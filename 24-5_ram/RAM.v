==> flow/design.v <==
module m_ram(input [5:0] adr,input [3:0] wdata,input we,output [3:0] rdata);
	reg [3:0] mem[0:63];	 
	assign rdata=mem[adr];
	always @(posedge we) begin
		mem[adr]=wdata;
	end
endmodule
module m_chattering(input clk,input sw_in,output sw_out);
	reg [15:0] cnt;	 
	reg swreg;			 
	wire iclk;			 
	assign sw_out=swreg;
	always @(posedge clk) begin
		cnt=cnt+1;
	end
	assign iclk=cnt[15];	 
	always @(posedge iclk) begin
		swreg=sw_in;
	end
endmodule
module m_seven_segment(input [3:0] idat,output [7:0] odat);
	parameter dot=1'b1;
    function [7:0] LedDec;
      input [3:0] num;
      begin
         case (num)
           4'h0:        LedDec = 8'b11000000;   
           4'h1:        LedDec = 8'b11111001;   
           4'h2:        LedDec = 8'b10100100;   
           4'h3:        LedDec = 8'b10110000;   
           4'h4:        LedDec = 8'b10011001;   
           4'h5:        LedDec = 8'b10010010;   
           4'h6:        LedDec = 8'b10000010;   
           4'h7:        LedDec = 8'b11111000;   
           4'h8:        LedDec = 8'b10000000;   
           4'h9:        LedDec = 8'b10011000;   
           4'ha:        LedDec = 8'b10001000;   
           4'hb:        LedDec = 8'b10000011;   
           4'hc:        LedDec = 8'b10100111;   
           4'hd:        LedDec = 8'b10100001;   
           4'he:        LedDec = 8'b10000110;   
           4'hf:        LedDec = 8'b10001110;   
           default:     LedDec = 8'b11111111;   
         endcase
      end 
    endfunction
	wire [7:0] tdat;
	assign tdat=LedDec(idat);
	assign odat={dot,tdat[6:0]};
endmodule
# From RTL to reports: m_ram
# Tool output for the design above, in the order of the flow.
# Lines are those of the file above, counted from 1.
# Operators: Yosys type, input widths -> output width; for muxes data width and select width s.
# Library cell names are shortened.
# Not given: n/a
[design] design="m_ram" clock="we" library="sky130hd" pvt_corner="tt_025C_1v80"

# Elaborated design
# Yosys after proc, flatten, opt, wreduce and memory -nomap, before mapping. Enables and synchronous resets that opt folds into registers are not counted as muxes. Memory bits, and registers merged into a memory's read port (data or address), are not among the register bits. Print and check cells are not counted. Equal cells are merged and count once.
# Yosys's memory passes give these memory sizes; they may raise the number of words (mostly to a power of two), join words into wider ones and drop unused or constant bits.
[word_totals] ram_bits=256 out_inout_bits=4 in_bits=11 reg_bits=0 mem_count=1
[mem_list] memory="mem" size=64 word_bits=4 read_ports=1 write_ports=1 line=2 rtl="reg [3:0] mem[0:63];"

# Longest topological paths
# Depth = most cells in a row (Yosys ltp): at word level without a register or memory, in the mapped netlist without a sequential cell, where the memories' decode and read muxes count.
[depth] word_depth=0 abc_area=0 depth_mapped=9 ltp_nobuf=5

# After synthesis
# Yosys stat after the flow's synthesis: flattened, memories mapped to cells. It holds for the ABC_AREA given above (unset counts as 0); a run with the other value may have another netlist.
[by_type] cell_type="edfxtp_1" n=256 area_total_um2=7.69E+03
[by_type] cell_type="mux4_2" n=20 area_total_um2=450.432
[by_type] cell_type="a221oi_1" n=31 area_total_um2=271.51
[by_type] cell_type="nor2_1" n=69 area_total_um2=258.998
[by_type] cell_type="a22oi_1" n=24 area_total_um2=180.173
[by_type] cell_type="mux2i_1" n=13 area_total_um2=130.125
[by_type] cell_type="mux2_1" n=11 area_total_um2=123.869
[by_type] cell_type="nand2_1" n=25 area_total_um2=93.84
[by_type] cell_type="buf_2" n=18 area_total_um2=90.086
[by_type] cell_type="buf_6" n=8 area_total_um2=90.086
[by_type] cell_type="nand2b_1" n=12 area_total_um2=75.072
[by_type] cell_type="mux2_2" n=6 area_total_um2=67.565
[by_type] cell_type="o221ai_1" n=7 area_total_um2=61.309
[by_type] cell_type="nor3_1" n=12 area_total_um2=60.058
[by_type] cell_type="clkbuf_1" n=14 area_total_um2=52.55
[by_type] cell_type="a211oi_1" n=6 area_total_um2=45.043
[by_type] cell_type="a32oi_1" n=5 area_total_um2=43.792
[by_type] cell_type="nor2b_1" n=7 area_total_um2=43.792
# Other cell types: 31; their cells: 82.
[synth_totals] sequential_area_mm2=0.0076874 mapped_cells=626 ff_cells=256 buf_cells=45 area_mm2=0.0103699

# Timing after synthesis
# Path of least setup slack by OpenSTA after synthesis, without wires, with an ideal clock, recovery checks aside; 20% of the period is set as input and as output delay. Where synthesis merged equal registers, the netlist keeps one of their names.
[synth_timing] path_kind="input -> output" start="in adr[1]" end="out rdata[0]" stages=7 slack_ns=0.415 out_delay_ns=0.576 period_ns=2.88 arrival_time_ns=1.889 path_delay_ns=1.313 path_buffers=2 period_less_setup_slack_ns=2.465
# "path_delay_ns" is the arrival time less input delay plus setup time.
# At an output port there is no setup time.
# "stages": output pins that drive a net of the path, with the launching flip-flop's if there is one; two outputs of one cell count as two.
# "period_less_setup_slack_ns" = period - worst setup slack (recovery checks aside). The figure is calculated, with input and output delays left at 20% of the set period.
# The rows between start and end are the longest chain of elaborated cells between them; the timing report does not say that the signal goes this way. Where chains are equally long, one stands for them.
# Each line given opens the expression or statement behind the cell; cells for indexed reads and writes are added by Yosys, which also makes memories of some case tables.
# A memory read counts as a cell of the chain, while the word-level depth stops at memories.
[synth_between] path_cell_list="buf_6 buf_6 mux4_2 mux2i_1 nor2_1 nor4_1 nand4_1" elab_chain_cells=1 cells_between=1 cone_lines=1 classes_between="memory: 1"
[synth_lines] item="start: declaration" line=1 rtl="module m_ram(input [5:0] adr,input [3:0] wdata,input we,output [3:0] rdata);"
[synth_lines] item="$mem_v2 64x4" line=2 rtl="reg [3:0] mem[0:63];"
[synth_lines] item="end: declaration" line=1

# Path in the finished layout
# Path of least setup slack in the final report of run 1 (OpenROAD, finished layout, wires in). Where an end is a register, its clock arrival counts in the times.
[layout_timing] path_kind="register -> output" start="mem mem[30][3]" end="out rdata[3]" arrival_time_ns=2.38 out_delay_ns=0.47 path_buffers=1 slack_ns=-0.51 period_ns=2.34 stages=7
# The rows between start and end are the longest chain of elaborated cells between them; the timing report does not say that the signal goes this way. Where chains are equally long, one stands for them.
# A memory read counts as a cell of the chain, while the word-level depth stops at memories.
[layout_between] path_cell_list="edfxtp_1 mux4_2 mux2i_4 o22ai_2 a211oi_2 nand3_1 buf_2" elab_chain_cells=1 cells_between=1 cone_lines=1 classes_between="memory: 1"
[layout_lines] item="start: declaration" line=2 rtl="reg [3:0] mem[0:63];"
[layout_lines] item="$mem_v2 64x4" line=2
[layout_lines] item="end: declaration" line=1 rtl="module m_ram(input [5:0] adr,input [3:0] wdata,input we,output [3:0] rdata);"

Hand-over note for m_ram

Below are 2 stored runs of the flow (Yosys, OpenROAD; platform sky130hd) on m_ram, each with its settings and what was measured, unordered. Constraints: input delay and output delay 20% of the set period each, output load 0.01 pF.
"period_reached_ns": clock period set for the run, less the worst setup slack. It is reckoned from that one timing run; input and output delays stay at 20% of the period that was set.
By "worst_path_ns" is meant the share of the clock period that the worst setup path is allowed (20% is reserved at inputs, 20% at outputs), minus its slack. Clock arrival times at its registers enter into it.
"total_power_uw" is the tool's figure for a default switching activity; nothing was simulated.

[flow] run 1: files
==> flow/run.sh <==
#!/bin/bash
# the make line also repeats the synthesis and layout settings of config.mk as NAME=value (left out here)
make -C /OpenROAD-flow-scripts/flow DESIGN_CONFIG=/design/flow/config.mk WORK_HOME=/design/flow/orfs CLKGATE_MAP_FILE= finish
==> flow/config.mk <==
export PLATFORM = sky130hd
export DESIGN_NAME = m_ram
export DESIGN_NICKNAME = m_ram
export VERILOG_FILES = /design/flow/design.v
export SDC_FILE = /design/flow/constraint.sdc
export NUM_CORES = 4
export LEC_CHECK = 0
export CAP_MARGIN = 20
export CELL_PAD_IN_SITES_GLOBAL_PLACEMENT = 0
export CORE_MARGIN = 2
export CORE_UTILIZATION = 33
export GPL_TIMING_DRIVEN = 0
export HOLD_SLACK_MARGIN = 0.21
export MAX_ROUTING_LAYER = met5
export SETUP_SLACK_MARGIN = 0.24
export SLEW_MARGIN = 20
export TNS_END_PERCENT = 75
==> flow/constraint.sdc <==
create_clock -name core_clock -period 2.34 [get_ports {we}]
set_input_delay 0.4680 -clock core_clock [delete_from_list [all_inputs] [get_ports {we}]]
set_output_delay 0.4680 -clock core_clock [all_outputs]
set_load 0.01 [all_outputs]

[flow] run 1: metrics
[metrics] stdcell_area_mm2 = 0.0124144
[metrics] fin_tns_ns = -1.917
[metrics] finalUtil_pct = 40.4
[metrics] total_power_uw = 9863
[metrics] period_reached_ns = 2.852
[metrics] hold_ws_ns = 0.464
[metrics] worst_path_ns = 2.38
[metrics] path_kind = register -> output
[metrics] die_area_mm2 = 0.0328588
[metrics] setup_worst_slack_ns = -0.512
[metrics] synthesis_area_mm2 = 0.0103699

[flow] run 2: files
==> flow/run.sh <==
#!/bin/bash
# the make line also repeats the synthesis and layout settings of config.mk as NAME=value (left out here)
make -C /OpenROAD-flow-scripts/flow DESIGN_CONFIG=/design/flow/config.mk WORK_HOME=/design/flow/orfs CLKGATE_MAP_FILE= finish
==> flow/config.mk <==
export PLATFORM = sky130hd
export DESIGN_NAME = m_ram
export DESIGN_NICKNAME = m_ram
export VERILOG_FILES = /design/flow/design.v
export SDC_FILE = /design/flow/constraint.sdc
export NUM_CORES = 4
export LEC_CHECK = 0
export CAP_MARGIN = 20
export CORE_MARGIN = 2
export CORE_UTILIZATION = 40
export SLEW_MARGIN = 20
==> flow/constraint.sdc <==
create_clock -name core_clock -period 3.01 [get_ports {we}]
set_input_delay 0.6020 -clock core_clock [delete_from_list [all_inputs] [get_ports {we}]]
set_output_delay 0.6020 -clock core_clock [all_outputs]
set_load 0.01 [all_outputs]

[flow] run 2: metrics
[metrics] stdcell_area_mm2 = 0.0130325
[metrics] fin_tns_ns = -0.042
[metrics] finalUtil_pct = 51.5
[metrics] total_power_uw = 7498
[metrics] period_reached_ns = 3.052
[metrics] hold_ws_ns = 0.580
[metrics] worst_path_ns = 2.45
[metrics] path_kind = register -> output
[metrics] die_area_mm2 = 0.0272283
[metrics] setup_worst_slack_ns = -0.042
[metrics] synthesis_area_mm2 = 0.0103699

End of note.

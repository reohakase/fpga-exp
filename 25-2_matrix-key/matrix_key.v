==> flow/design.v <==
module m_matrix_key(
	input             clk, rst,	 
	input      [3:0]  row, 			 
	output reg [3:0]  col,			 
	output reg [15:0] key,			 
	output            tc				 
	) ;
	reg [2:0]  index ;	
	reg [15:0] tmp ;
	always @(posedge rst or posedge clk) begin
		if(rst == 1'b1)begin
			tmp   <= 16'hFFFF ;
			key   <= 16'h0000 ;
			index <= 3'd0 ;
		end
		else begin
			if (index[0] == 1'b0) begin
				case (index[2:1]) 
					2'd0: begin
								col <= 4'b1110 ;
								key <= ~tmp ;
								tmp <= 16'hFFFF ;
							end
					2'd1: col <= 4'b1101 ;
					2'd2: col <= 4'b1011 ;
					2'd3: col <= 4'b0111 ;
				endcase
			end
			else begin
				tmp[{2'd0, index[2:1]}] <= row[0] ;
				tmp[{2'd1, index[2:1]}] <= row[1] ;
				tmp[{2'd2, index[2:1]}] <= row[2] ;
				tmp[{2'd3, index[2:1]}] <= row[3] ;
			end
			index <= index + 3'd1 ;		
		end
	end
	assign tc = (index == 3'd0) ? 1'b1 : 1'b0 ;
endmodule
module m_dec16to4 (
		input [15:0] key,		 
		output [3:0] out,		 
		output       pushed		 
) ;
		function [4:0] f ;
				input [15:0] in ;
				case(in)
				16'h0001: f = { 1'b1, 4'h1 } ;		 
				16'h0002: f = { 1'b1, 4'h2 } ;		 
				16'h0004: f = { 1'b1, 4'h3 } ;		 
				16'h0008: f = { 1'b1, 4'ha } ;		 
				16'h0010: f = { 1'b1, 4'h4 } ;		 
				16'h0020: f = { 1'b1, 4'h5 } ;		 
				16'h0040: f = { 1'b1, 4'h6 } ;		 
				16'h0080: f = { 1'b1, 4'hb } ;		 
				16'h0100: f = { 1'b1, 4'h7 } ;		 
				16'h0200: f = { 1'b1, 4'h8 } ;		 
				16'h0400: f = { 1'b1, 4'h9 } ;		 
				16'h0800: f = { 1'b1, 4'hc } ;		 
				16'h1000: f = { 1'b1, 4'hf } ;		 
				16'h2000: f = { 1'b1, 4'h0 } ;		 
				16'h4000: f = { 1'b1, 4'he } ;		 
				16'h8000: f = { 1'b1, 4'hd } ;		 
				default:  f = { 1'b0, 4'h0 } ;		 
				endcase
		endfunction
		assign { pushed, out } = f(key) ;
endmodule
# Tool chain data of m_matrix_key
# What the tools print for m_matrix_key, step after step.
# Line numbers count from 1 in the design file above.
# Cell names lack the library's common part.
# The mark n/a stands for no value.
[inputs]
top_module = "m_matrix_key"
clk_port = "clk"
library = "sky130hd"
lib_corner = "tt_025C_1v80"

# After elaboration
# Source: Yosys, flattened and elaborated, memories not mapped. Widths are those after wreduce. Registers that Yosys merges into a memory's read port (data or address) are not register bits. Print and check cells do not count. Equal cells are merged and count once.
[bits]
inputBits = 6
word_cells = 45
reg_bits = 39
output_inout_bits = 21
[op_classes]
n_eq = 4
shifts = 8
reduce_and_logical = 5
bitwise = 15
addsub = 5
n_mux = 4
[ops]
columns = ["operator", "n"]
rows = [
  ["16-bit inverter", 5],
  ["1-bit by 5-bit variable shift with 16-bit output", 4],
  ["1-bit by 5-bit variable shift with 16-bit output with constant A", 4],
  ["16-bit AND", 4],
  ["16-bit OR", 4],
  ["16-bit 2-to-1 mux", 2],
  ["4-bit case mux with 4-bit select", 1],
  ["4-bit negation with 5-bit output", 2],
  ["2-bit negation with 5-bit output", 1],
  ["3-bit negation with 5-bit output", 1],
  ["2-bit equality test with constant B", 2],
  ["2-bit AND reduction", 2],
  ["3-bit by 1-bit adder with 3-bit output with constant B", 1],
  ["3-bit zero test", 1],
  ["3-bit OR reduction", 1],
  ["1-bit inverter", 2],
  ["2-bit by 1-bit equality test with 1-bit output with constant B", 1],
  ["2-bit by 1-bit != test with 1-bit output with constant B", 1],
  ["2-bit zero test", 1],
  ["1-bit 2-to-1 mux", 1],
]

# Longest topological paths
# Longest topological path by Yosys (ltp), each cell counted once; first at word level (registers and memories cut), then after technology mapping (sequential cells cut; the memories' decode and read muxes count).
[logic_depth]
word_depth = 12
abc_area = 0
depth_mapped = 7
mapped_depth_nobuf = 5

# Netlist
# Source: synth_stat.txt of the flow (Yosys; design flattened, memories mapped). It holds for the ABC_AREA given above (unset counts as 0); a run with the other value may have another netlist.
# The area totals of this step are shown rounded.
[types]
columns = ["type", "n", "area_total_um2"]
rows = [
  ["dfrtp_1", 19, 475.456],
  ["dfstp_2", 16, 420.403],
  ["ha_1", 10, 125.12],
  ["edfxtp_1", 4, 120.115],
  ["o21ai_0", 18, 90.086],
  ["nand2_1", 23, 86.333],
  ["o21ai_1", 12, 60.058],
  ["a21oi_1", 10, 50.048],
  ["inv_1", 10, 37.536],
  ["nor2_1", 9, 33.782],
  ["o22ai_1", 5, 31.28],
  ["o221ai_1", 3, 26.275],
  ["nor2b_1", 4, 25.024],
  ["mux2_2", 2, 22.522],
  ["nand3_1", 4, 20.019],
  ["or3b_2", 2, 17.517],
  ["a22oi_1", 2, 15.014],
  ["buf_2", 3, 15.014],
]
# Not listed: further types 14, cells in them 20.
[mapped]
mapped_area_um2 = 1808
buf_cells = 8
ff_cells = 39
cells = 176
seq_area_um2 = 1016

# Path before layout
# Path of least setup slack by OpenSTA after synthesis, without wires, with an ideal clock, recovery checks aside; 20% of the period is set as input and as output delay. Where synthesis merged equal registers, the netlist keeps one of their names.
[synth_path]
kind = "reg-to-reg"
startpoint = "register index[1]"
endpoint = "register tmp[9]"
period_ps = 1970
t_required_ps = 1887
path_slack_ps = 276
t_first_pin_ps = 0
path_buffers = 1
path_delay_ps = 1694
setup_ps = 83
arrival_ps = 1611
stages = 7
synth_period_reached_ps = 1694
# "path_delay_ps" is the arrival time less input delay plus setup time.
# "stages" counts driving pins, that of a launching flip-flop among them; a cell with two outputs on the path counts twice.
# "synth_period_reached_ps" = period - worst setup slack (recovery checks aside). The figure is calculated, with input and output delays left at 20% of the set period.
# Lines with a computed index may be missing from the assigning lines.
[synth_via]
cell_sequence = "dfrtp_1 -> inv_1 -> ha_1 -> buf_6 -> mux2i_1 -> nor2_1 -> o32a_1"
[synth_rtl]
columns = ["item", "line", "source"]
rows = [
  ["start, declared", 8, "reg [2:0] index ;"],
  ["start, assigned", 14, "index <= 3'd0 ;"],
  ["start, assigned", 35, "index <= index + 3'd1 ;"],
  ["end, assigned", 12, "tmp <= 16'hFFFF ;"],
  ["end, assigned", 22, "tmp <= 16'hFFFF ;"],
  ["end, declared", 9, "reg [15:0] tmp ;"],
]
# Chain of elaborated cells between the ends: none given.

# Worst path after layout
# Path of least setup slack in the final report of flow run A (OpenROAD, finished layout, wires in). Where an end is a register, its clock arrival counts in the times.
# The path's times are printed in steps of 10 ps; the period is the one set.
[layout_path]
kind = "reg-to-reg"
startpoint = "register index[2]"
endpoint = "register tmp[10]"
t_required_ps = 2320
stages = 6
setup_ps = 80
path_buffers = 0
path_slack_ps = 270
t_first_pin_ps = 280
period_ps = 2110
arrival_ps = 2050
# Lines with a computed index may be missing from the assigning lines.
[layout_via]
cell_sequence = "dfrtp_1 -> inv_1 -> ha_1 -> nor2b_1 -> o221ai_1 -> a22oi_1"
[layout_rtl]
columns = ["item", "line", "source"]
rows = [
  ["start, declared", 8, "reg [2:0] index ;"],
  ["start, assigned", 14, "index <= 3'd0 ;"],
  ["start, assigned", 35, "index <= index + 3'd1 ;"],
  ["end, assigned", 12, "tmp <= 16'hFFFF ;"],
  ["end, assigned", 22, "tmp <= 16'hFFFF ;"],
  ["end, declared", 9, "reg [15:0] tmp ;"],
]
# Chain of elaborated cells between the ends: none given.

==> runs of m_matrix_key <==
Flow measurements of m_matrix_key on sky130hd: 2 stored runs with different settings, listed in no order. Input and output delays are each 20% of the period that was set; the output load is 0.01 pF.
"worstPathTime_ps" = time allowed to the worst setup path (clock period - input delay - output delay, where it has them) - its slack; a late launch clock adds to it, a late capture clock takes from it.
"totalPower_w" rests on the timing tool's default activity at the inputs, not on a simulated workload.
"worstPathTime_ps" is known to 10 ps.
Measured values are rounded.

# flow run A
==> flow/run.sh <==
#!/bin/bash
# the make line also repeats the synthesis and layout settings of config.mk as NAME=value (left out here)
make -C /OpenROAD-flow-scripts/flow DESIGN_CONFIG=/design/flow/config.mk WORK_HOME=/design/flow/orfs CLKGATE_MAP_FILE= finish
==> flow/config.mk <==
export PLATFORM = sky130hd
export DESIGN_NAME = m_matrix_key
export DESIGN_NICKNAME = m_matrix_key
export VERILOG_FILES = /design/flow/design.v
export SDC_FILE = /design/flow/constraint.sdc
export NUM_CORES = 4
export LEC_CHECK = 0
export CAP_MARGIN = 20
export CORE_MARGIN = 2
export CORE_UTILIZATION = 40
export SLEW_MARGIN = 20
==> flow/constraint.sdc <==
create_clock -name core_clock -period 2.11 [get_ports {clk}]
set_input_delay 0.4220 -clock core_clock [delete_from_list [all_inputs] [get_ports {clk}]]
set_output_delay 0.4220 -clock core_clock [all_outputs]
set_load 0.01 [all_outputs]

==> flow run A: results <==
synth_area_um2=1808
die_footprint_um2=5074
stdcell_area_um2=2230
setup_ws_ps=266
fin_hold_ws_ps=483
totalPower_w=0.001334
worstPathTime_ps=1840
path_kind="reg-to-reg"

# flow run B
==> flow/run.sh <==
#!/bin/bash
# the make line also repeats the synthesis and layout settings of config.mk as NAME=value (left out here)
make -C /OpenROAD-flow-scripts/flow DESIGN_CONFIG=/design/flow/config.mk WORK_HOME=/design/flow/orfs CLKGATE_MAP_FILE= finish
==> flow/config.mk <==
export PLATFORM = sky130hd
export DESIGN_NAME = m_matrix_key
export DESIGN_NICKNAME = m_matrix_key
export VERILOG_FILES = /design/flow/design.v
export SDC_FILE = /design/flow/constraint.sdc
export NUM_CORES = 4
export LEC_CHECK = 0
export ABC_AREA = 0
export CAP_MARGIN = 20
export CELL_PAD_IN_SITES_GLOBAL_PLACEMENT = 3
export CORE_ASPECT_RATIO = 0.53
export CORE_MARGIN = 2
export CORE_UTILIZATION = 58
export GPL_TIMING_DRIVEN = 1
export MAX_ROUTING_LAYER = met4
export MIN_ROUTING_LAYER = met1
export PLACE_DENSITY_LB_ADDON = 0.0
export SETUP_SLACK_MARGIN = 0.2
export SLEW_MARGIN = 40
==> flow/constraint.sdc <==
create_clock -name core_clock -period 1.39 [get_ports {clk}]
set_input_delay 0.2780 -clock core_clock [delete_from_list [all_inputs] [get_ports {clk}]]
set_output_delay 0.2780 -clock core_clock [all_outputs]
set_load 0.01 [all_outputs]

==> flow run B: results <==
outcome="unfinished; error FLW-0024 in placement"
